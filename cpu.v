==> flow/design.v <==
`timescale 1ns / 1ps
module cpu (
    input wire clk,                
    input wire rst_n,              
    output reg [18:0] pc,          
    input wire [18:0] data_in,     
    output wire [18:0] data_out,   
    output reg [18:0] address,     
    output reg mem_read,           
    output reg mem_write           
);
    reg [18:0] register_file [0:7];  
    reg [18:0] ir;         
    reg [18:0] alu_out;    
    reg [18:0] alu_a, alu_b;
    reg [18:0] alu_result;
    reg [18:0] memory [0:255];
    always @(*) begin
        case (ir[18:14])  
            5'b00000: alu_result = alu_a + alu_b;         
            5'b00001: alu_result = alu_a - alu_b;         
            5'b00010: alu_result = alu_a & alu_b;         
            5'b00011: alu_result = alu_a | alu_b;         
            5'b00100: alu_result = alu_a << ir[7:0];      
            5'b00101: alu_result = alu_a >> ir[7:0];      
            5'b01000: alu_result = alu_a * alu_b;         
            5'b01001: alu_result = alu_a ^ alu_b;         
            5'b01110: alu_result = ~alu_a;                
            default: alu_result = 19'b0;                  
        endcase
    end
    always @(posedge clk or negedge rst_n) begin
        if (!rst_n) begin
            pc <= 19'b0;   
        end else begin
            ir <= memory[pc];
            alu_a <= register_file[ir[13:11]];   
            if (ir[18:14] < 5'b01100)   
                alu_b <= register_file[ir[10:8]];
            else
                alu_b <= {11'b0, ir[7:0]};   
            alu_out <= alu_result;
            if (ir[18:14] < 5'b01100)   
                register_file[ir[7:5]] <= alu_out;
            pc <= pc + 1;
        end
    end
    always @(posedge clk) begin
        case (ir[18:14])
            5'b01100: begin   
                mem_read <= 1;
                mem_write <= 0;
                address <= alu_out;
                register_file[ir[7:5]] <= data_in;
            end
            5'b01101: begin   
                mem_read <= 0;
                mem_write <= 1;
                address <= alu_out;
            end
            default: begin
                mem_read <= 0;
                mem_write <= 0;
            end
        endcase
    end
    assign data_out = (mem_write) ? register_file[ir[7:5]] : 19'bz;
endmodule
From RTL to reports: cpu:

Tool output for the design above, in the order of the flow.
Line numbers count from 1 in the design file above.
Operators carry their Yosys type and port widths (W data, S select, Z words).
Library cell names are shortened.
A cell with -- has no value.

* top: cpu
* clock: clk
* standard-cell library: sky130hd
* timing corner: tt_025C_1v80

Word level:

Source: Yosys, flattened and elaborated. Widths are those after wreduce. Registers that Yosys merges into a memory's read port (data or address) are not register bits. Print and check cells do not count. Equal cells are merged and count once.

* output and inout bits: 59
* elaborated cells: 96
* bits of input ports: 21
* flip-flop bits (word level): 420

* multiplexer cells: 8
* add/subtract/negate cells: 3
* $lt $le $gt $ge: 1
* eq/ne operators: 31
* multiply operators: 1
* shifts and indexed selects: 2
* bitwise logic cells: 4
* reduce/logical cells: 21

Operators by type and width (count)
* $pmux W19 S8: 3
* $mul A19 B19 Y19: 1
* $pmux W19 S9: 1
* $eq A3 B3 Y1 const B: 12
* $eq A5 B4 Y1 const B: 5
* $reduce_and A3 Y1: 8
* $add A19 B1 Y19 const B: 1
* $add A19 B19 Y19: 1
* $sub A19 B19 Y19: 1
* $and A19 B19 Y19: 1
* $or A19 B19 Y19: 1
* $xor A19 B19 Y19: 1
* $shl A19 B8 Y19: 1
* $shr A19 B8 Y19: 1
* $not A19 Y19: 1
* $mux W19: 1
* $eq A3 B2 Y1 const B: 6
* $reduce_and A2 Y1: 8
* $eq A5 B2 Y1 const B: 2
* $eq A5 B3 Y1 const B: 2
* $eq A3 B1 Y1 const B: 3
* $logic_not A3 Y1: 3
* $mux W8: 1
* $eq A5 B1 Y1 const B: 1
* $lt A5 B4 Y1 const B: 1
* $logic_not A5 Y1: 1
* $reduce_or A2 Y1: 1
* $mux W1: 2

Depth:

Yosys ltp: most cells in a row. Word level: on the elaborated netlist, between registers, memories and ports. Mapped: between sequential cells and ports; inverters and the memories' decode and read muxes count.

* word-level depth: 3
* ABC_AREA: 0
* gate-level depth with buffers: 5
* mapped depth without buffers: 5

After synthesis:

Source: synth_stat.txt of the flow (Yosys; design flattened, memories mapped). It holds for the ABC_AREA given above (unset counts as 0); a run with the other value may have another netlist.
The area totals of this step are shown rounded.

* buffer cells: 40
* sequential area: 475 µm²
* mapped cells: 108
* cell area after synthesis: 1100 µm²
* flip-flops: 19

Cells by type
* dfrtp_1: count 19, area in all 475.456 µm²
* buf_4: count 40, area in all 300.288 µm²
* xnor2_1: count 12, area in all 105.101 µm²
* xor2_1: count 5, area in all 43.792 µm²
* nand3_1: count 7, area in all 35.034 µm²
* nand4_1: count 4, area in all 25.024 µm²
* nor2_1: count 5, area in all 18.768 µm²
* nand2_1: count 4, area in all 15.014 µm²
* ha_1: count 1, area in all 12.512 µm²
* nand4_2: count 1, area in all 12.512 µm²
* inv_1: count 3, area in all 11.261 µm²
* or3_4: count 1, area in all 11.261 µm²
* and2_1: count 1, area in all 6.256 µm²
* and3_1: count 1, area in all 6.256 µm²
* nor2_2: count 1, area in all 6.256 µm²
* nor4_1: count 1, area in all 6.256 µm²
* nor3_1: count 1, area in all 5.005 µm²
* conb_1: count 1, area in all 3.754 µm²

Path before layout:

OpenSTA on the mapped netlist: ideal clock, no wires. The path of least setup slack (recovery checks aside). Input and output delay are each 20% of the period. Register names are those of the netlist, which keeps one name where synthesis merged equal registers.

* kind: reg-to-reg
* from: register pc[0]
* to: register pc[12]
* library setup time: 125 ps
* arrival: 1257 ps
* setup slack: 887 ps
* time at the first pin: 0 ps
* path buffers: 0
* path delay: 1382 ps
* required time: 2145 ps
* driving pins on the path: 6
* period: 2270 ps
* synthesis period reached: 1383 ps

"path delay" is the arrival time less input delay plus setup time.
"driving pins on the path": output pins that drive a net of the path, with the launching flip-flop's if there is one; two outputs of one cell count as two.
"synthesis period reached" is the clock period less the worst setup slack; recovery checks do not enter. This is arithmetic on one report: input and output delays are still those of the set period (20% each).
Between the ends stands the longest chain of elaborated cells between them, by number of cells; it is not shown to be the way that was timed. Of several equally long chains one is given.
Each line given opens the expression or statement behind the cell; cells for indexed reads and writes are added by Yosys, which also makes memories of some case tables.

* cell sequence: dfrtp_1 ha_1 nand4_1 nor2_1 nand4_1 xnor2_1
* length of the longest elaborated chain: 1
* elaborated cells on any way between the ends: 1
* source lines of those cells: 1
* classes of those cells: add/sub: 1

RTL lines, path post-synthesis
* from (decl): RTL line 5 `output reg [18:0] pc,`
* from (assign): RTL line 34 `pc <= 19'b0;`
* from (assign): RTL line 45 `pc <= pc + 1;`
* $add A19 B1 Y19: RTL line 45
* to (assign): RTL line 34
* to (assign): RTL line 45
* to (decl): RTL line 5

Worst path after layout:

From the final timing report of flow run A: the path of least setup slack in the routed layout; clock arrival at registers is part of the times.
The path's times are printed in steps of 10 ps; the period is the one set.

* kind: reg-to-output
* from: register pc[2]
* to: output port pc[2]
* output delay: 440 ps
* driving pins on the path: 2
* arrival: 1300 ps
* path buffers: 1
* period: 2220 ps
* setup slack: 480 ps
* time at the first pin: 250 ps
* required time: 1780 ps

* cell sequence: dfrtp_1 clkdlybuf4s50_1
* length of the longest elaborated chain: 0
* elaborated cells on any way between the ends: 0
* source lines of those cells: 0

RTL lines, path after layout
* from (decl): RTL line 5 `output reg [18:0] pc,`
* from (assign): RTL line 34 `pc <= 19'b0;`
* from (assign): RTL line 45 `pc <= pc + 1;`
* to (decl): RTL line 5

Settings and measured results of 2 stored flow runs for module cpu (sky130hd), not sorted in any way. The constraints put input and output delay at 20% of the set period each and load the outputs with 0.01 pF.
"worst setup path time" is the time allowed to the run's worst setup path (the clock period less input and output delay, where it has them) less its slack. Clock arrival times count: a late capture clock shortens it, a late launch clock lengthens it.
"worst setup path time" is known to 10 ps.
Values from the reports are rounded here.

### Flow run A

==> flow/run.sh <==
#!/bin/bash
# the make line also repeats the synthesis and layout settings of config.mk as NAME=value (left out here)
make -C /OpenROAD-flow-scripts/flow DESIGN_CONFIG=/design/flow/config.mk WORK_HOME=/design/flow/orfs CLKGATE_MAP_FILE= finish
==> flow/config.mk <==
export PLATFORM = sky130hd
export DESIGN_NAME = cpu
export DESIGN_NICKNAME = cpu
export VERILOG_FILES = /design/flow/design.v
export SDC_FILE = /design/flow/constraint.sdc
export NUM_CORES = 4
export LEC_CHECK = 0
export CAP_MARGIN = 40
export CORE_MARGIN = 2
export CORE_UTILIZATION = 25
export CTS_CLUSTER_DIAMETER = 277
export GPL_TIMING_DRIVEN = 1
export SLEW_MARGIN = 20
==> flow/constraint.sdc <==
create_clock -name core_clock -period 2.22 [get_ports {clk}]
set_input_delay 0.4440 -clock core_clock [delete_from_list [all_inputs] [get_ports {clk}]]
set_output_delay 0.4440 -clock core_clock [all_outputs]
set_load 0.01 [all_outputs]

Results of flow run A:
- Setup slack of the worst path: 479 ps
- Worst setup path time: 1300 ps
- Kind of the worst setup path: reg-to-output
- Total negative slack: 0 ps
- Utilization in the final report: 29.5 %
- Mapped cell area after synthesis: 1100 µm²
- Die outline area: 4950 µm²

### Flow run B

==> flow/run.sh <==
#!/bin/bash
# the make line also repeats the synthesis and layout settings of config.mk as NAME=value (left out here)
make -C /OpenROAD-flow-scripts/flow DESIGN_CONFIG=/design/flow/config.mk WORK_HOME=/design/flow/orfs CLKGATE_MAP_FILE= finish
==> flow/config.mk <==
export PLATFORM = sky130hd
export DESIGN_NAME = cpu
export DESIGN_NICKNAME = cpu
export VERILOG_FILES = /design/flow/design.v
export SDC_FILE = /design/flow/constraint.sdc
export NUM_CORES = 4
export LEC_CHECK = 0
export ABC_AREA = 1
export CAP_MARGIN = 20
export CORE_MARGIN = 2
export CORE_UTILIZATION = 50
export CTS_CLUSTER_DIAMETER = 124
export SLEW_MARGIN = 20
export TNS_END_PERCENT = 55
==> flow/constraint.sdc <==
create_clock -name core_clock -period 1.57 [get_ports {clk}]
set_input_delay 0.3140 -clock core_clock [delete_from_list [all_inputs] [get_ports {clk}]]
set_output_delay 0.3140 -clock core_clock [all_outputs]
set_load 0.01 [all_outputs]

Results of flow run B:
- Setup slack of the worst path: 48 ps
- Worst setup path time: 1210 ps
- Kind of the worst setup path: reg-to-output
- Total negative slack: 0 ps
- Utilization in the final report: 58.6 %
- Mapped cell area after synthesis: 1250 µm²
- Die outline area: 2920 µm²
